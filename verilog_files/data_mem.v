==> flow/design.v <==
module data_mem(input clk,memWrite,memRead,input [15:0]writeData,Address,output reg [15:0]readData);
reg[15:0] mem[0:127];
initial begin
end
always@(memRead,Address)begin
    if (memRead ==1)
        readData <= mem[Address];
    else
        readData <=16'd0;
end
always@(posedge clk)begin
    if(memWrite==1)
        mem[Address]<=writeData;
end
endmodule
# Reports on data_mem
# The steps from the RTL of data_mem to its reports follow in flow order.
# Lines are those of the file above, counted from 1.
# Library cell names are shortened.
# A cell with n/a has no value.
# inputs
design,data_mem
clk_port,clk
library,sky130hd
pvt_corner,tt_025C_1v80

# Elaborated design
# Yosys after proc, flatten, opt, wreduce and memory -nomap, before mapping. Enables and synchronous resets that opt folds into registers are not counted as muxes. Memory bits, and registers merged into a memory's read port (data or address), are not among the register bits. Print and check cells are not counted. Equal cells are merged and count once.
# Memory sizes are those after Yosys's memory passes, which may raise the word count (mostly to a power of two), join words into wider ones and drop unused or constant bits.
# word_totals
regBits,0
mem_bits_rw,2048
n_memories,1
input_bits,35
output_inout_bits,16
elab_cells,5
# mem_list
memory,size,word_bits,rd,write_ports,line,source
mem,128,16,1,1,2,reg[15:0] mem[0:127];
# classes
n_mux,4
# ops
cell,count
16-bit two-way mux,2
7-bit two-way mux,1
1-bit two-way mux,1

# Logic depth
# Depth = most cells in a row (Yosys ltp): at word level without a register or memory, in the mapped netlist without a sequential cell, where the memories' decode and read muxes count.
# depth
ltp_word,1
ABC_AREA,0
mapped_depth,12

# Mapped cells and area
# Yosys stat after the flow's synthesis: flattened, memories mapped to cells. It holds for the ABC_AREA given above (unset counts as 0); a run with the other value may have another netlist.
# types
cell,count,area_total_um2
edfxtp_1,2048,6.15E+04
mux4_2,94,2117.03
a22oi_1,263,1.97E+03
mux2_2,112,1261.21
a222oi_1,125,1251.2
mux2i_1,113,1.13E+03
nand2_1,289,1084.79
a21oi_1,191,955.917
a221oi_1,98,858.323
nor2_1,199,746.966
o21ai_0,133,665.638
o22ai_1,95,594.32
buf_2,114,570.547
clkbuf_1,142,533.011
a221o_1,47,470.451
o32ai_1,35,306.544
nor2b_1,44,275.264
buf_4,32,240.23
# Not listed: further types 48, cells in them 376.
# mapped
cell_count,4550
mapped_area_um2,79172.2
seq_area_um2,61499.0
ff_cells,2048
buf_cells,348

# Worst setup path after synthesis
# OpenSTA on the mapped netlist: ideal clock, no wires. The path of least setup slack (recovery checks aside). Input and output delay are each 20% of the period. Register names are those of the netlist, which keeps one name where synthesis merged equal registers.
# synth_path
path_type,input to output
start,input port Address[0]
end,output port readData[11]
clock_period_ns,8.44
output_delay_ns,1.688
t_first_pin_ns,1.688
t_arrival_ns,3.789
path_slack_ns,2.963
path_delay_ns,2.101
path_stages,9
n_path_buf,4
period_less_setup_slack_ns,5.477
# "path_delay_ns" = arrival - input delay + setup time.
# A path that ends at an output port has no setup time.
# "path_stages": output pins that drive a net of the path, with the launching flip-flop's if there is one; two outputs of one cell count as two.
# "period_less_setup_slack_ns" = period - worst setup slack (recovery checks aside). The figure is calculated, with input and output delays left at 20% of the set period.
# Between the ends stands the longest chain of elaborated cells between them, by number of cells; it is not shown to be the way that was timed. Of several equally long chains one is given.
# Each line given opens the expression or statement behind the cell; cells for indexed reads and writes are added by Yosys, which also makes memories of some case tables.
# The chain passes a memory read, where the word-level depth is cut; so it can be longer than that depth.
# synth_via
cell_sequence,buf_6 buf_2 buf_2 buf_2 mux4_2 a22oi_1 o211ai_1 o41ai_1 nand4_1
elab_chain_len,2
cells_between,2
cone_lines,2
# synth_lines
element,line,source
start: declaration,1,"module data_mem(input clk,memWrite,memRead,input [15:0]writeData,Address,output reg [15:0]readData);"
memory read 128 x 16 bit,2,reg[15:0] mem[0:127];
16-bit two-way mux,6,if (memRead ==1)
end: declaration,1,

# Worst path after layout
# Path of least setup slack in the final report of run 1 (OpenROAD, finished layout, wires in). Where an end is a register, its clock arrival counts in the times.
# layout_path
path_type,register to output
start,memory mem[37][4]
end,output port readData[4]
clock_period_ns,3.34
output_delay_ns,0.67
t_first_pin_ns,0.90
t_arrival_ns,4.05
path_slack_ns,-1.38
path_stages,10
n_path_buf,3
# Between the ends stands the longest chain of elaborated cells between them, by number of cells; it is not shown to be the way that was timed. Of several equally long chains one is given.
# The chain passes a memory read, where the word-level depth is cut; so it can be longer than that depth.
# layout_via
cell_sequence,edfxtp_1 mux2_4 a221o_1 a222oi_1 buf_4 o22ai_4 or4b_4 buf_6 a221o_1 buf_2
elab_chain_len,2
cells_between,2
cone_lines,2
# layout_lines
element,line,source
start: declaration,2,reg[15:0] mem[0:127];
memory read 128 x 16 bit,2,
16-bit two-way mux,6,if (memRead ==1)
end: declaration,1,"module data_mem(input clk,memWrite,memRead,input [15:0]writeData,Address,output reg [15:0]readData);"

FLOW RESULTS
============

2 stored runs of data_mem in the flow (synthesis by Yosys, layout by OpenROAD, sky130hd cells), in arbitrary order. Constraints: input delay and output delay 20% of the set period each, output load 0.01 pF.
"timing.achieved_period_ns" is the run's clock period less its worst setup slack. It is reckoned from that one timing run; input and output delays stay at 20% of the period that was set.
"critical_path_time_ns": the worst setup path's part of the clock period (all of it between registers, 20% less for each end at a port) less its slack. A launch clock that arrives late makes it longer, a capture clock that arrives late makes it shorter.
"total_power_mw" is the tool's figure for a default switching activity; nothing was simulated.

Run 1, flow files:
==> flow/run.sh <==
#!/bin/bash
# the make line also repeats the synthesis and layout settings of config.mk as NAME=value (left out here)
make -C /OpenROAD-flow-scripts/flow DESIGN_CONFIG=/design/flow/config.mk WORK_HOME=/design/flow/orfs CLKGATE_MAP_FILE= finish
==> flow/config.mk <==
export PLATFORM = sky130hd
export DESIGN_NAME = data_mem
export DESIGN_NICKNAME = data_mem
export VERILOG_FILES = /design/flow/design.v
export SDC_FILE = /design/flow/constraint.sdc
export NUM_CORES = 4
export LEC_CHECK = 0
export CAP_MARGIN = 20
export CELL_PAD_IN_SITES_GLOBAL_PLACEMENT = 1
export CORE_MARGIN = 2
export CORE_UTILIZATION = 34
export CTS_CLUSTER_SIZE = 40
export GPL_TIMING_DRIVEN = 1
export MAX_ROUTING_LAYER = met5
export MIN_ROUTING_LAYER = met2
export PLACE_DENSITY_LB_ADDON = 0.06
export SETUP_SLACK_MARGIN = 0.96
export SLEW_MARGIN = 20
==> flow/constraint.sdc <==
create_clock -name core_clock -period 3.34 [get_ports {clk}]
set_input_delay 0.6680 -clock core_clock [delete_from_list [all_inputs] [get_ports {clk}]]
set_output_delay 0.6680 -clock core_clock [all_outputs]
set_load 0.01 [all_outputs]

==> results of run 1, as CSV <==
result,value
yosys.chip_area_um2,79172.2
design.die.area_um2,236736.0
final_stdcell_area_um2,102887.0
fin_util_frac,0.443
final_setup_ws_ns,-1.375
final_setup_tns_ns,-17.280
final_hold_ws_ns,0.074
total_power_mw,58.082
timing.achieved_period_ns,4.715
critical_path_time_ns,4.05
critical_path_type,"register to output"

Run 2, flow files:
==> flow/run.sh <==
#!/bin/bash
# the make line also repeats the synthesis and layout settings of config.mk as NAME=value (left out here)
make -C /OpenROAD-flow-scripts/flow DESIGN_CONFIG=/design/flow/config.mk WORK_HOME=/design/flow/orfs CLKGATE_MAP_FILE= finish
==> flow/config.mk <==
export PLATFORM = sky130hd
export DESIGN_NAME = data_mem
export DESIGN_NICKNAME = data_mem
export VERILOG_FILES = /design/flow/design.v
export SDC_FILE = /design/flow/constraint.sdc
export NUM_CORES = 4
export LEC_CHECK = 0
export ABC_AREA = 1
export CAP_MARGIN = 20
export CORE_MARGIN = 5
export CORE_UTILIZATION = 72
export CTS_CLUSTER_DIAMETER = 165
export GPL_ROUTABILITY_DRIVEN = 0
export GPL_TIMING_DRIVEN = 0
export MAX_ROUTING_LAYER = met5
export PLACE_DENSITY_LB_ADDON = 0.12
export SLEW_MARGIN = 20
export TNS_END_PERCENT = 50
==> flow/constraint.sdc <==
create_clock -name core_clock -period 5.06 [get_ports {clk}]
set_input_delay 1.0120 -clock core_clock [delete_from_list [all_inputs] [get_ports {clk}]]
set_output_delay 1.0120 -clock core_clock [all_outputs]
set_load 0.01 [all_outputs]

==> results of run 2, as CSV <==
result,value
yosys.chip_area_um2,86514.2
design.die.area_um2,127192.0
final_stdcell_area_um2,97632.4
fin_util_frac,0.816
final_setup_ws_ns,-0.210
final_setup_tns_ns,-0.911
final_hold_ws_ns,0.415
total_power_mw,35.938
timing.achieved_period_ns,5.270
critical_path_time_ns,3.25
critical_path_type,"input to output"
